==> flow/design.v <==
module  Inst_mem ( Address , Inst_mem_out );
	reg [31:0] Inst_mem_data [0:1023];
	input [31:0] Address ;
	output [31:0] Inst_mem_out;
initial begin
Inst_mem_data [0]=32'b00000000000000000000000000000000;
Inst_mem_data [1]=32'b10000000000000010000011000001010; 
Inst_mem_data [2]=32'b00000100000000010001000000000000; 
Inst_mem_data [3]=32'b00001100000000010001100000000000; 
Inst_mem_data [4]=32'b00010100010000110010000000000000;  
Inst_mem_data [5]=32'b10000100011001010001101000110100;  
Inst_mem_data [6]=32'b00011000011001000010100000000000;  
Inst_mem_data [7]=32'b00011100101000000011000000000000;  
Inst_mem_data [8]=32'b00011100100000000101100000000000;  
Inst_mem_data [9]=32'b00001100101001010010100000000000;  
Inst_mem_data [10]=32'b10000000000000010000010000000000;  
Inst_mem_data [11]=32'b10010100001000100000000000000000; 
Inst_mem_data [12]=32'b10010000001001010000000000000000; 
Inst_mem_data [13]=32'b10100000101000000000000000000001; 
Inst_mem_data [14]=32'b00100000101000010011100000000000; 
Inst_mem_data [15]=32'b00100000101000010000000000000000; 
Inst_mem_data [16]=32'b00100100011001000011100000000000; 
Inst_mem_data [17]=32'b10010100001001110000000000010100; 
Inst_mem_data [18]=32'b00101000011001000100000000000000; 
Inst_mem_data [19]=32'b00101100011001000100100000000000; 
Inst_mem_data [20]=32'b00110000011001000101000000000000; 
Inst_mem_data [21]=32'b10010100001000110000000000000100; 
Inst_mem_data [22]=32'b10010100001001000000000000001000; 
Inst_mem_data [23]=32'b10010100001001010000000000001100; 
Inst_mem_data [24]=32'b10010100001001100000000000010000; 
Inst_mem_data [25]=32'b10010000001010110000000000000100; 
Inst_mem_data [26]=32'b10010100001010110000000000011000; 
Inst_mem_data [27]=32'b10010100001010010000000000011100; 
Inst_mem_data [28]=32'b10010100001010100000000000100000; 
Inst_mem_data [29]=32'b10010100001010000000000000100100; 
Inst_mem_data [30]=32'b10000000000000010000000000000011; 
Inst_mem_data [31]=32'b10000000000001000000010000000000; 
Inst_mem_data [32]=32'b10000000000000100000000000000000; 
Inst_mem_data [33]=32'b10000000000000110000000000000001; 
Inst_mem_data [34]=32'b10000000000010010000000000000010; 
Inst_mem_data [35]=32'b00101000011010010100000000000000; 
Inst_mem_data [36]=32'b00000100100010000100000000000000; 
Inst_mem_data [37]=32'b10010001000001010000000000000000; 
Inst_mem_data [38]=32'b10010001000001101111111111111100; 
Inst_mem_data [39]=32'b00001100101001100100100000000000; 
Inst_mem_data [40]=32'b10000000000010101000000000000000; 
Inst_mem_data [41]=32'b10000000000010110000000000010000; 
Inst_mem_data [42]=32'b00101001010010110101000000000000; 
Inst_mem_data [43]=32'b00010101001010100100100000000000; 
Inst_mem_data [44]=32'b10100001001000000000000000000010; 
Inst_mem_data [45]=32'b10010101000001011111111111111100; 
Inst_mem_data [46]=32'b10010101000001100000000000000000; 
Inst_mem_data [47]=32'b10000000011000110000000000000001; 
Inst_mem_data [48]=32'b10100100001000111111111111110001; 
Inst_mem_data [49]=32'b10000000010000100000000000000001; 
Inst_mem_data [50]=32'b10100100001000101111111111101110; 
Inst_mem_data [51]=32'b10000000000000010000010000000000; 
Inst_mem_data [52]=32'b10010000001000100000000000000000; 
Inst_mem_data [53]=32'b10010000001000110000000000000100; 
Inst_mem_data [54]=32'b10010000001001000000000000001000; 
Inst_mem_data [55]=32'b10010000001001000000001000001000; 
Inst_mem_data [56]=32'b10010000001001000000010000001000; 
Inst_mem_data [57]=32'b10010000001001010000000000001100; 
Inst_mem_data [58]=32'b10010000001001100000000000010000; 
Inst_mem_data [59]=32'b10010000001001110000000000010100; 
Inst_mem_data [60]=32'b10010000001010000000000000011000; 
Inst_mem_data [61]=32'b10010000001010010000000000011100; 
Inst_mem_data [62]=32'b10010000001010100000000000100000; 
Inst_mem_data [63]=32'b10010000001010110000000000100100; 
Inst_mem_data [64]=32'b10101000000000001111111111111111; 
end
	assign Inst_mem_out = Inst_mem_data[Address>>2];
endmodule
module PC_inc ( PC , PC_inc_out);
	input [31:0] PC;
	output [31:0] PC_inc_out;
	assign PC_inc_out = PC + 4;
endmodule	
module PC_reg (clk , rst , PC , PC_out , Freeze);
	input clk ,rst , Freeze;
	input [31:0] PC;
	output reg [31:0] PC_out;
	always @(posedge clk) begin
		if (rst)
			PC_out <=32'b0;
		else if(Freeze)
			PC_out <= PC_out ;
		else 
			PC_out <= PC;
	end
endmodule
module Mux2to1_5bit ( In1 , In2 , Sel , Out);
	input [4:0] In1 , In2;
	input Sel;
	output [4:0] Out;
	assign Out = (Sel == 1'b0) ? In1 : (Sel == 1'b1)? In2 : 5'bZ;
endmodule
module Mux2to1_32bit ( In1 , In2 , Sel , Out);
	input [31:0] In1 , In2;
	input Sel;
	output [31:0] Out;
	assign Out = (Sel == 1'b0) ? In1 : (Sel == 1'b1)? In2 : 31'bZ;
endmodule
module Sign_extend ( In , Out);
	input [15:0] In;
	output reg [31:0] Out;
	integer i;
	always @ (*)
	begin 
		for ( i=16 ; i<32 ; i = i+1 )
		begin 
			Out [i] = In[15];
			Out [i-16] = In[i-16];
		end
	end
endmodule
module Control_unit (Opcode , IS_IMM , EXE_CMD , WB_EN , MEM_R , MEM_W, BR_type , Forward_Dest_EN);
	input [5:0] Opcode;
	output reg IS_IMM, WB_EN , MEM_R , MEM_W;
	output reg [1:0] BR_type ;
	output reg [3:0] EXE_CMD;
	output reg Forward_Dest_EN;
	always @ (*)
	begin 
		{WB_EN , MEM_R , MEM_W , IS_IMM} = 4'b0000;
		BR_type = 2'b0;
		EXE_CMD = 4'b0000;
		Forward_Dest_EN =0;
		case (Opcode)
		0: begin 
			EXE_CMD = 4'bXXXX;  
			end
		1: begin 
			EXE_CMD = 4'b0000;  
			WB_EN = 1;
			end
		3: begin
			EXE_CMD = 4'b0010;  
			WB_EN = 1;
			end		 
		5:begin 
			EXE_CMD = 4'b0100;  
			WB_EN = 1;
			end
		6: begin 
			EXE_CMD = 4'b0101;  
			WB_EN = 1;
			end
		7: begin
			EXE_CMD = 4'b0110;  
			WB_EN = 1;
			end
		8: begin
			EXE_CMD = 4'b0111;  
			WB_EN = 1;
			end
		9:begin
			EXE_CMD = 4'b1000;  
		 	WB_EN = 1;
			end
		10:begin 
			EXE_CMD = 4'b1000;  
			WB_EN = 1;
			end
		11: begin
			EXE_CMD = 4'b1001;  
			WB_EN = 1;
			end
		12:begin
			EXE_CMD = 4'b1010;  
			WB_EN = 1;
			end
		32:begin
			EXE_CMD = 4'b0000;  
			WB_EN = 1;
			IS_IMM = 1;
			end
		33:begin 
			EXE_CMD = 4'b0010;  
			WB_EN = 1;
			IS_IMM = 1;
			end
		36:begin 
			EXE_CMD = 4'b0000;  
			MEM_R = 1;
			IS_IMM =1 ;
			WB_EN =1;
			end
		37:begin
			EXE_CMD = 4'b0000;  
			MEM_W = 1;
			IS_IMM = 1;
			Forward_Dest_EN = 1;
			end
		40:begin 
			EXE_CMD = 4'bXXXX;
			IS_IMM = 1;
			BR_type =2'b01;
			end
		41:begin
			EXE_CMD = 4'bXXXX;
			IS_IMM = 1;
			BR_type = 2'b10;
			Forward_Dest_EN = 1;
		end
		42:begin
			EXE_CMD = 4'bXXXX;
			IS_IMM = 1 ;
			BR_type = 2'b11;
		end
		endcase
	end
endmodule
module ALU(Val1, Val2, EXE_CMD, ALU_result);
  input signed [31:0] Val1, Val2;
  input [3:0] EXE_CMD;
  output reg [31:0]ALU_result;
  always @(*) begin
		ALU_result = 32'b0;
		case (EXE_CMD)
		4'b0000: begin 
			ALU_result = Val1 + Val2; 
			end
		4'b0010: begin 
			ALU_result = Val1 - Val2;  
			end
		4'b0100: begin
			ALU_result = Val1 & Val2; 
			end		 
		4'b0101:begin 
			ALU_result = Val1 | Val2;
			end
		4'b0110: begin 
			ALU_result = ~(Val1 | Val2);
			end
		4'b0111: begin
			ALU_result = Val1 ^ Val2;
			end
		4'b1000: begin
			ALU_result = Val1 << Val2;
			end
		4'b1001:begin
			ALU_result = Val1 >>> Val2;
			end
		4'b1010:begin 
			ALU_result = Val1 >> Val2;
			end
		endcase
	end
endmodule
-- Reports on PC_reg
What the tools print for PC_reg, step after step.
Lines are those of the file above, counted from 1.
Not given: n/a
- top: PC_reg
- clock port: clk
- library: sky130hd
- timing corner: tt_025C_1v80

-- After elaboration
Source: Yosys, flattened and elaborated, memories not mapped. Widths are those after wreduce; folded enables and synchronous resets count as part of the registers. Registers that Yosys merges into a memory's read port (data or address) are not register bits. Print and check cells do not count. Equal cells are merged and count once.
- register bits after elaboration: 32
- latch bits: 0
- memory bits (writable) at 0
- bits in read-only memories at 0
- word width x clocked read ports: 0
- memory cells at 0
- bits of input ports at 35
- output and inout bits at 32
- noted word-level cells: 1
- noted add/sub/neg operators: 0
- $mul at 0
- divide/modulo/power cells: 0
- noted $lt $le $gt $ge: 0
- noted eq/ne operators: 0
- shift operators at 0
- mux-type cells at 0
- noted bitwise operators: 0
- reductions and logical operators: 0

-- Longest topological paths
Longest topological path by Yosys (ltp), each cell counted once; first at word level (registers and memories cut), then after technology mapping (sequential cells cut; the memories' decode and read muxes count).
- word-level depth at 0
- ABC_AREA at 0
- noted gate-level depth with buffers: 4
- depth with buffers taken out: 2

-- Mapped cells and area
Yosys stat after the flow's synthesis: flattened, memories mapped to cells. It holds for the ABC_AREA given above (unset counts as 0); a run with the other value may have another netlist.
The area totals of this step are shown rounded.
- mapped cells: 103
- noted cell area after synthesis: 1164 µm²
- sequential area: 640.6 µm²
- mapped flip-flops at 32
- cells by type (type ; count ; area in all (µm²)):
    sky130_fd_sc_hd__dfxtp_1 ; 32 ; 640.614
    sky130_fd_sc_hd__mux2i_1 ; 32 ; 320.307
    sky130_fd_sc_hd__nor2_1 ; 32 ; 120.115
    sky130_fd_sc_hd__buf_12 ; 3 ; 60.058
    sky130_fd_sc_hd__buf_6 ; 1 ; 11.261
    sky130_fd_sc_hd__clkbuf_1 ; 3 ; 11.261

-- Path before layout
Source: OpenSTA report_checks on the synthesized netlist (no wires, ideal clock, input and output delay 20% of the period each), path of least setup slack; recovery checks are left aside. Register names are those of the netlist, which keeps one name where synthesis merged equal registers.
- kind: input port to flip-flop
- start: input Freeze
- end: register PC_out[0]
- period at 1.34 ns
- library setup time: 0.128 ns
- noted time at the first pin: 0.268 ns
- arrival time: 0.733 ns
- noted data required time: 1.212 ns
- path slack: 0.479 ns
- delay of the path at 0.593 ns
- driving pins on the path at 4
- noted buffers on the path: 2
- synthesis period reached: 0.861 ns
"delay of the path" = arrival - input delay + setup time.
"driving pins on the path" counts driving pins, that of a launching flip-flop among them; a cell with two outputs on the path counts twice.
"synthesis period reached" = period - worst setup slack (recovery checks aside). The figure is calculated, with input and output delays left at 20% of the set period.
At most two assigning lines are given for a register; there are more.
- path through: sky130_fd_sc_hd__buf_6 > sky130_fd_sc_hd__buf_12 > sky130_fd_sc_hd__mux2i_1 > sky130_fd_sc_hd__nor2_1
- ends and longest elaborated chain, after synthesis (item ; RTL line ; RTL):
    start: declaration ; 80 ; input clk ,rst , Freeze;
    end: assignment ; 85 ; PC_out <=32'b0;
    end: assignment ; 87 ; PC_out <= PC_out ;
    end: declaration ; 82 ; output reg [31:0] PC_out;
No chain of elaborated cells between the ends is given.

-- Timing after layout
Path of least setup slack in the final report of run B (OpenROAD, finished layout, wires in). Where an end is a register, its clock arrival counts in the times.
- kind: flip-flop to output port
- start: register PC_out[29]
- end: output PC_out[29]
- period at 0.852 ns
- noted time at the first pin: 0.33 ns
- arrival time: 0.78 ns
- noted data required time: 0.68 ns
- path slack: -0.10 ns
- driving pins on the path at 2
- noted buffers on the path: 1
At most two assigning lines are given for a register; there are more.
- path through: sky130_fd_sc_hd__dfxtp_2 > sky130_fd_sc_hd__buf_6
- length of the longest elaborated chain at 0
- elaborated cells between the ends (all ways): 0
- noted RTL lines with such cells: 0
- ends and longest elaborated chain, after layout (item ; RTL line ; RTL):
    start: declaration ; 82 ; output reg [31:0] PC_out;
    start: assignment ; 85 ; PC_out <=32'b0;
    start: assignment ; 87 ; PC_out <= PC_out ;
    end: declaration ; 82 ;

Ticket comment

2 stored runs of PC_reg in the flow (synthesis by Yosys, layout by OpenROAD, sky130hd cells), in arbitrary order. Constraints: input delay and output delay 20% of the set period each, output load 0.01 pF.
"reached clock period" is the run's clock period less its worst setup slack. It is reckoned from that one timing run; input and output delays stay at 20% of the period that was set.
"critical setup path time" is the time allowed to the run's worst setup path (the clock period less input and output delay, where it has them) less its slack. Clock arrival times count: a late capture clock shortens it, a late launch clock lengthens it.
"total power of the final layout" is the tool's figure for a default switching activity; nothing was simulated.
The measured numbers are rounded.

Run A

==> flow/run.sh <==
#!/bin/bash
# the make line also repeats the synthesis and layout settings of config.mk as NAME=value (left out here)
make -C /OpenROAD-flow-scripts/flow DESIGN_CONFIG=/design/flow/config.mk WORK_HOME=/design/flow/orfs CLKGATE_MAP_FILE= finish
==> flow/config.mk <==
export PLATFORM = sky130hd
export DESIGN_NAME = PC_reg
export DESIGN_NICKNAME = PC_reg
export VERILOG_FILES = /design/flow/design.v
export SDC_FILE = /design/flow/constraint.sdc
export NUM_CORES = 4
export LEC_CHECK = 0
export CAP_MARGIN = 20
export CORE_MARGIN = 2
export CORE_UTILIZATION = 68
export SLEW_MARGIN = 20
==> flow/constraint.sdc <==
create_clock -name core_clock -period 0.879 [get_ports {clk}]
set_input_delay 0.1758 -clock core_clock [delete_from_list [all_inputs] [get_ports {clk}]]
set_output_delay 0.1758 -clock core_clock [all_outputs]
set_load 0.01 [all_outputs]

Run A: no results, placement failed with GPL-0301.

Run B

==> flow/run.sh <==
#!/bin/bash
# the make line also repeats the synthesis and layout settings of config.mk as NAME=value (left out here)
make -C /OpenROAD-flow-scripts/flow DESIGN_CONFIG=/design/flow/config.mk WORK_HOME=/design/flow/orfs CLKGATE_MAP_FILE= finish
==> flow/config.mk <==
export PLATFORM = sky130hd
export DESIGN_NAME = PC_reg
export DESIGN_NICKNAME = PC_reg
export VERILOG_FILES = /design/flow/design.v
export SDC_FILE = /design/flow/constraint.sdc
export NUM_CORES = 4
export LEC_CHECK = 0
export CAP_MARGIN = 20
export CORE_ASPECT_RATIO = 1.24
export CORE_MARGIN = 5
export CORE_UTILIZATION = 42
export PLACE_DENSITY = 0.37
export SLEW_MARGIN = 20
export TNS_END_PERCENT = 45
==> flow/constraint.sdc <==
create_clock -name core_clock -period 0.852 [get_ports {clk}]
set_input_delay 0.1704 -clock core_clock [delete_from_list [all_inputs] [get_ports {clk}]]
set_output_delay 0.1704 -clock core_clock [all_outputs]
set_load 0.01 [all_outputs]

Measured in run B:
- total power of the final layout: 3165 µW
- summed negative setup slack at -2.876 ns
- mapped cell area after synthesis: 1164 µm²
- standard-cell area after layout at 1996 µm²
- die size: 3929 µm²
- noted the worst hold slack after layout: 0.339 ns
- critical setup path time at 0.78 ns
- worst setup path type: flip-flop to output port
- noted the utilization after routing: 74.5%
- setup slack of the worst path at -0.101 ns
- noted the reached clock period: 0.953 ns
